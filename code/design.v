==> flow/design.v <==
module traffic_light_controller_4way(
    input wire clk,
    input wire rst,
    output reg [2:0] north,
    output reg [2:0] south,
    output reg [2:0] east,
    output reg [2:0] west
);
    parameter NS_GREEN   = 3'd0;
    parameter NS_YELLOW  = 3'd1;
    parameter EW_GREEN   = 3'd2;
    parameter EW_YELLOW  = 3'd3;
    parameter ALL_RED    = 3'd4;
    reg [2:0] current_state, next_state, prev_state;
    reg [31:0] counter;
    parameter TIME_GREEN  = 5_000_000;
    parameter TIME_YELLOW = 2_000_000;
    parameter TIME_ALL_RED = 1_000_000;
    always @(posedge clk or posedge rst) begin
        if (rst) begin
            current_state <= NS_GREEN;
            prev_state <= NS_GREEN;
            counter <= 0;
        end else begin
            if (counter >= TIME_GREEN && (current_state == NS_GREEN || current_state == EW_GREEN)) begin
                counter <= 0;
                prev_state <= current_state;
                current_state <= (current_state == NS_GREEN) ? NS_YELLOW : EW_YELLOW;
            end else if (counter >= TIME_YELLOW && (current_state == NS_YELLOW || current_state == EW_YELLOW)) begin
                counter <= 0;
                prev_state <= current_state;
                current_state <= ALL_RED;
            end else if (counter >= TIME_ALL_RED && current_state == ALL_RED) begin
                counter <= 0;
                current_state <= (prev_state == NS_YELLOW) ? EW_GREEN : NS_GREEN;
            end else begin
                counter <= counter + 1;
            end
        end
    end
    always @(*) begin
        north = 3'b100; 
        south = 3'b100;
        east = 3'b100;
        west = 3'b100;
        case (current_state)
            NS_GREEN: begin north = 3'b001; south = 3'b001; end
            NS_YELLOW: begin north = 3'b010; south = 3'b010; end
            EW_GREEN: begin east = 3'b001; west = 3'b001; end
            EW_YELLOW: begin east = 3'b010; west = 3'b010; end
        endcase
    end
endmodule
* Step by step through the tools: traffic_light_controller_4way *
Tool output for the design above, in the order of the flow.
Lines are those of the file above, counted from 1.
Operators: Yosys type, input widths -> output width; for muxes data width and select width s.
Cell names lack the library's common part.
A cell with - has no value.

set-up
  design top = traffic_light_controller_4way
  clock input = clk
  cell library = sky130hd
  corner = tt_025C_1v80

* Word level *
Counts by Yosys on the flattened word-level netlist (proc, flatten, opt, wreduce; memories kept). Register bits leave out memories and registers merged into their read ports (data or address). Print and check cells are left out. Cells with the same type and inputs are merged into one.

operators by class
  reduce/logical cells = 8
  magnitude comparators = 3
  $add $sub $neg = 1
  multiplexer cells = 12
  eq/ne operators = 5

operator list
  operator               count
  $mux 32                3
  $add 32x1->32 const B  1
  $ge 32x20->1 const B   1
  $ge 32x21->1 const B   1
  $ge 32x23->1 const B   1
  $mux 3                 5
  $pmux 3 s2             2
  $eq 3x1->1 const B     2
  $eq 3x2->1 const B     2
  $mux 2                 2
  $logic_and 1x1->1      3
  $eq 3x3->1 const B     1
  $logic_not 3->1        1
  $reduce_bool 3->1      1
  $logic_or 1x1->1       2
  $reduce_bool 2->1      1

bit counts
  bits of input ports = 2
  bits in registers = 38
  elaborated cells = 32
  output and inout port bits = 12

* Logic depth *
Yosys ltp: most cells in a row. Word level: on the elaborated netlist, between registers, memories and ports. Mapped: between sequential cells and ports; inverters and the memories' decode and read muxes count.

depth
  depth in word-level cells = 5
  ABC_AREA = 1
  depth in mapped cells = 12
  gate-level depth less buffers = 11

* Netlist *
The flow's flattened synthesis, as Yosys stat reports it; memories are mapped. The netlist is that of the ABC_AREA named above (0 if unset); the other value can give another one.

cells by type
  cell     count  total area (um^2)
  dfrtp_1  38     950.912
  nor2_1   78     292.781
  nand2_1  77     289.027
  xor2_1   23     201.443
  inv_1    48     180.173
  nor3_1   16     80.077
  nand3_1  11     55.053
  nand4_1  8      50.048
  buf_4    6      45.043
  nor2_2   7      43.792
  buf_6    3      33.782
  nor2_4   3      33.782
  a21oi_1  6      30.029
  o21ai_0  6      30.029
  xnor2_1  3      26.275
  ha_1     2      25.024
  nand2_4  2      22.522
  nor3_2   2      20.019

Not listed: further types 4, cells in them 6.

synthesis totals
  flip-flop cells = 38
  standard cells after synthesis = 345
  buffers = 9
  cell area after synthesis = 2463.6 um^2
  area of sequential cells = 950.9 um^2

* Path before layout *
OpenSTA on the mapped netlist: ideal clock, no wires. The path of least setup slack (recovery checks aside). Input and output delay are each 20% of the period. Register names are those of the netlist, which keeps one name where synthesis merged equal registers.

path post-synthesis
  path kind = register to output
  start point = reg current_state[2]
  end point = out west[1]
  buffers on the path = 1
  stages on the path = 5
  path delay = 1.133 ns
  time at the first pin = 0.000 ns
  clock period = 3.31 ns
  slack = 1.515 ns
  arrival time = 1.133 ns
  synthesis period reached = 1.795 ns

"path delay" is the arrival time less input delay plus setup time.
A path that ends at an output port has no setup time.
"stages on the path": output pins that drive a net of the path, with the launching flip-flop's if there is one; two outputs of one cell count as two.
"synthesis period reached" = period - worst setup slack (recovery checks aside). The figure is calculated, with input and output delays left at 20% of the set period.
The rows between start and end are the longest chain of elaborated cells between them; the timing report does not say that the signal goes this way. Where chains are equally long, one stands for them.
Each line given opens the expression or statement behind the cell; cells for indexed reads and writes are added by Yosys, which also makes memories of some case tables.
A register here has more assigning lines than the two given.

on the way, post-synthesis
  cells stage by stage = dfrtp_1 nor2_1 inv_1 nor2_1 buf_4
  cells in the longest elaborated chain = 2
  elaborated cells between the ends (all ways) = 3

RTL lines, path post-synthesis
  item             RTL line  RTL
  start, declared  14        reg [2:0] current_state, next_state, prev_state;
  start, assigned  28        current_state <= (current_state == NS_GREEN) ? NS_YELLOW : EW_YELLOW;
  start, assigned  35        current_state <= (prev_state == NS_YELLOW) ? EW_GREEN : NS_GREEN;
  $eq 3x2->1       46        case (current_state)
  $pmux 3 s2       46
  end, declared    7         output reg [2:0] west

Some nets on the timed path still bear RTL names; the line given drives or declares the net.

named nets, post-synthesis
  signal   RTL line
  east[1]  46

* Timing after layout *
From the final timing report of flow run 1: the path of least setup slack in the routed layout; clock arrival at registers is part of the times.

path after layout
  path kind = register to register
  start point = reg counter[6]
  end point = reg counter[29]
  stages on the path = 8
  setup time = 0.10 ns
  buffers on the path = 0
  arrival time = 2.08 ns
  time at the first pin = 0.36 ns
  clock period = 1.71 ns
  slack = -0.11 ns

The rows between start and end are the longest chain of elaborated cells between them; the timing report does not say that the signal goes this way. Where chains are equally long, one stands for them.
A register here has more assigning lines than the two given.

on the way, after layout
  cells stage by stage = dfrtp_1 nand3_1 nor2_1 nand2_1 nor2_1 nand2_1 xor2_1 nor2_2
  cells in the longest elaborated chain = 5
  elaborated cells between the ends (all ways) = 10
  source lines of those cells = 4

RTL lines, path after layout
  item               RTL line  RTL
  start, declared    15        reg [31:0] counter;
  start, assigned    23        counter <= 0;
  start, assigned    37        counter <= counter + 1;
  $ge 32x20->1       33        end else if (counter >= TIME_ALL_RED && current_state == ALL_RED) begin
  $logic_and 1x1->1  33
  $mux 32            33
  $mux 32            29        end else if (counter >= TIME_YELLOW && (current_state == NS_YELLOW || current_state == EW_YELLOW)) begin
  $mux 32            25        if (counter >= TIME_GREEN && (current_state == NS_GREEN || current_state == EW_GREEN)) begin
  end, assigned      26        counter <= 0;
  end, assigned      37
  end, declared      15

Lab notebook: traffic_light_controller_4way

Measured data: module traffic_light_controller_4way, platform sky130hd, 2 stored runs of the flow under differing settings, order arbitrary. Input and output delays are each 20% of the period that was set; the output load is 0.01 pF.
"achieved clock period (ns)": clock period set for the run, less the worst setup slack. It is reckoned from that one timing run; input and output delays stay at 20% of the period that was set.
"finish__power__total" rests on the timing tool's default activity at the inputs, not on a simulated workload.

settings of flow run 1
{
  "period_ns": 1.71,
  "CORE_UTILIZATION": 69,
  "PLACE_DENSITY_LB_ADDON": 0.28,
  "TNS_END_PERCENT": 65,
  "ABC_AREA": 1,
  "CTS_CLUSTER_DIAMETER": 357,
  "CAP_MARGIN": 20,
  "MIN_ROUTING_LAYER": "met1",
  "CORE_MARGIN": 2,
  "SLEW_MARGIN": 20
}
report of flow run 1
yosys chip area after synthesis (um^2): 2463.6
finish__design__die__area: 4064.7
finish__design__instance__utilization: 0.9029
finish__timing__setup__ws: -0.110
finish__timing__setup__tns: -0.848
finish__power__total: 1.568e-03
achieved clock period (ns): 1.820

settings of flow run 2
{
  "period_ns": 3.08,
  "CORE_UTILIZATION": 21,
  "PLACE_DENSITY": 0.86,
  "HOLD_SLACK_MARGIN": 0.13,
  "CORE_MARGIN": 5,
  "ABC_AREA": 1,
  "CTS_CLUSTER_SIZE": 25,
  "SLEW_MARGIN": 0,
  "MIN_ROUTING_LAYER": "met1",
  "MAX_ROUTING_LAYER": "met4",
  "CAP_MARGIN": 20
}
report of flow run 2
yosys chip area after synthesis (um^2): 2463.6
finish__design__die__area: 13997.3
finish__design__instance__utilization: 0.2525
finish__timing__setup__ws: 0.647
finish__timing__setup__tns: 0.000
finish__power__total: 1.192e-03
achieved clock period (ns): 2.433
